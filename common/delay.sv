==> flow/design.v <==
package fpu_pack;	   
	parameter BW_SIGN =  1;
	parameter BW_EXPN =  8;
	parameter BW_FRAC = 23; 
	parameter EXP_BASE = (2** (BW_EXPN-1))-1;
	parameter BW_DATA = BW_SIGN+BW_EXPN+BW_FRAC;
	typedef struct packed { 
	    bit 	     [ BW_SIGN  -1:0] sign ;
	    bit unsigned [ BW_EXPN  -1:0] expn ;
	    bit unsigned [ BW_FRAC  -1:0] frac ;
	} real_t;
	parameter BW_EXPN_EXT =  BW_EXPN + 1 + 1;  
	parameter BW_FRAC_EXT = (BW_FRAC + 1) *2 ;  
	parameter MSB_FRAC_EXT = BW_FRAC_EXT -2 -1;  
	parameter LSB_FRAC_EXT = MSB_FRAC_EXT - BW_FRAC  + 1;  
	typedef struct packed { 
	    bit 		 [BW_SIGN  	 	-1:0] sign ;
	    bit signed   [BW_EXPN_EXT  	-1:0] expn ;
	    bit unsigned [BW_FRAC_EXT	-1:0] frac ;
	} real_ext_t;  
	parameter LAT_OUT_MULT = 4;
	parameter BW_EXPN_ADD =BW_EXPN+1+1;
	parameter BW_FRAC_ADD =BW_FRAC+1+1;
	typedef struct packed { 
    bit 		 [BW_SIGN 	  -1:0] sign ;
    bit unsigned [BW_EXPN_ADD -1:0] expn ;
    bit   signed [BW_FRAC_ADD -1:0] mant ;  
	} real_add_t; 	
	parameter LAT_OUT_ADD = 4;
	parameter LAT_ADD 		= 12;  					 
	parameter LAT_MULT 		= LAT_OUT_MULT+3; 		 
	parameter DSP_LATENCY 	= LAT_ADD + LAT_MULT ;   
endpackage
`timescale 1ns / 1ps
module delay #(
	parameter DW = 32,
	parameter DEL = 12
	)(
    input clk,
    input  [DW	-1:0] i_d,	
	output [DW	-1:0] o_d
    );
 initial begin 	if (DEL<0)	 $error ("DEL must be positive!"); end
  reg [DEL + 1 -1:0][DW-1:0] r_arr_d ;
  always @ (posedge clk) begin	
	r_arr_d	[0] <= i_d;
	r_arr_d[DEL + 1 -1:1] <= r_arr_d[DEL + 1 -2:0];
  end								   
 assign  o_d = (DEL>0) ? r_arr_d [DEL-1] : i_d;  
endmodule
### From RTL to reports: delay

Tool output for the design above, in the order of the flow.
Lines are those of the file above, counted from 1.
Operators carry their Yosys type and port widths (W data, S select, Z words).
Cell names lack the library's common part.
The mark -- stands for no value.

| design | value |
|---|---|
| design top | delay |
| clock input | clk |
| cell library | sky130hd |
| corner | tt_025C_1v80 |

### Word-level counts

Counts by Yosys on the flattened word-level netlist (proc, flatten, opt, wreduce; memories kept). Register bits leave out memories and registers merged into their read ports (data or address); mux counts leave out enables and synchronous resets folded into registers. Print and check cells are left out. Cells with the same type and inputs are merged into one.

| bit counts | value |
|---|---|
| output and inout port bits | 32 |
| word-level cells | 1 |
| register bits after elaboration | 384 |
| bits of input ports | 33 |

### Longest topological paths

Depth = most cells in a row (Yosys ltp): at word level without a register or memory, in the mapped netlist without a sequential cell, where the memories' decode and read muxes count.

| logic depth | value |
|---|---|
| word-level depth | 0 |
| ABC_AREA | 0 |
| gate-level depth with buffers | 1 |
| depth with buffers taken out | 0 |

### Mapped cells and area

Source: synth_stat.txt of the flow (Yosys; design flattened, memories mapped). It holds for the ABC_AREA given above (unset counts as 0); a run with the other value may have another netlist.
Totals and module areas in this step are rounded.

| mapped netlist | value |
|---|---|
| area of sequential cells | 0.00769 sq mm |
| flip-flop cells | 384 |
| cell count | 416 |
| cell area after synthesis | 0.00793 sq mm |
| buffer cells | 32 |

Cells by type:

| cell type | count | area in all (sq um) |
|---|---|---|
| dfxtp_1 | 384 | 7.69E+03 |
| buf_4 | 32 | 240.23 |

### Path before layout

Source: OpenSTA report_checks on the synthesized netlist (no wires, ideal clock, input and output delay 20% of the period each), path of least setup slack; recovery checks are left aside. Register names are those of the netlist, which keeps one name where synthesis merged equal registers.

| timing path after synthesis | value |
|---|---|
| path kind | register to output |
| start | register r_arr_d |
| end | output port o_d[0] |
| clock period | 596 ps |
| buffers on the path | 1 |
| data required time | 477 ps |
| output delay | 119 ps |
| path slack | 76 ps |
| time at the first pin | 0 ps |
| path delay | 401 ps |
| stages | 2 |
| arrival time | 401 ps |
| synthesis period reached | 520 ps |

"path delay" = arrival - input delay + setup time.
A path that ends at an output port has no setup time.
"stages": output pins that drive a net of the path, with the launching flip-flop's if there is one; two outputs of one cell count as two.
"synthesis period reached" is the clock period less the worst setup slack; recovery checks do not enter. This is arithmetic on one report: input and output delays are still those of the set period (20% each).
An end named without its bit number is one bit of that signal or, where synthesis recoded a state register, one of its new flip-flops.

| between the ends, after synthesis | value |
|---|---|
| cell sequence | dfxtp_1 buf_4 |
| length of the longest elaborated chain | 0 |
| elaborated cells between the ends (all ways) | 0 |
| source lines of those cells | 0 |

Ends and longest elaborated chain, after synthesis:

| what | RTL line | text |
|---|---|---|
| end, declared | 41 | `output [DW -1:0] o_d` |

### Worst path after layout

Path of least setup slack in the final report of run A (OpenROAD, finished layout, wires in). Where an end is a register, its clock arrival counts in the times.
The path's times are printed in steps of 10 ps; the period is the one set.

| timing path after layout | value |
|---|---|
| path kind | register to output |
| start | register r_arr_d |
| end | output port o_d[6] |
| arrival time | 1060 ps |
| data required time | 620 ps |
| buffers on the path | 2 |
| time at the first pin | 500 ps |
| output delay | 160 ps |
| stages | 3 |
| path slack | -440 ps |
| clock period | 776 ps |

An end named without its bit number is one bit of that signal or, where synthesis recoded a state register, one of its new flip-flops.

| between the ends, after layout | value |
|---|---|
| cell sequence | dfxtp_2 buf_6 buf_6 |
| length of the longest elaborated chain | 0 |
| elaborated cells between the ends (all ways) | 0 |
| source lines of those cells | 0 |

Ends and longest elaborated chain, after layout:

| what | RTL line | text |
|---|---|---|
| end, declared | 41 | `output [DW -1:0] o_d` |

Settings and measured results of 2 stored flow runs for module delay (sky130hd), not sorted in any way. The constraints put input and output delay at 20% of the set period each and load the outputs with 0.01 pF.
"total design power": no workload was simulated; the value follows from the tool's default switching activity.
The results are shown rounded.
Among the settings, -- means not set for that run.

| run name | period_ns | CORE_UTILIZATION | SETUP_SLACK_MARGIN | CORE_ASPECT_RATIO | CORE_MARGIN | CELL_PAD_IN_SITES_DETAIL_PLACEMENT | TNS_END_PERCENT | ABC_AREA | GPL_TIMING_DRIVEN | GPL_ROUTABILITY_DRIVEN | CTS_CLUSTER_SIZE | CTS_CLUSTER_DIAMETER | MAX_ROUTING_LAYER | CAP_MARGIN | SLEW_MARGIN | PLACE_DENSITY_LB_ADDON | MIN_ROUTING_LAYER | chip area in the Yosys report (sq mm) | die area (sq mm) | post-route utilization (%) | setup slack of the critical path (ps) | worst-case hold slack (ps) | total design power (W) |
|---|---|---|---|---|---|---|---|---|---|---|---|---|---|---|---|---|---|---|---|---|---|---|---|
| run A | 0.776 | 22 | 0.23 | 0.5 | 9 | 1 | 75 | 0 | 0 | 0 | 52 | 219 | met4 | 20 | 20 | -- | -- | 0.00793 | 0.0436 | 27.6 | -439 | 83 | 0.0294 |
| run B | 0.437 | 45 | 0.04 | 0.56 | 2 | -- | -- | -- | 0 | -- | -- | -- | -- | 20 | 0 | 0.08 | met2 | 0.00793 | 0.0187 | 57.3 | -638 | -6 | 0.0666 |
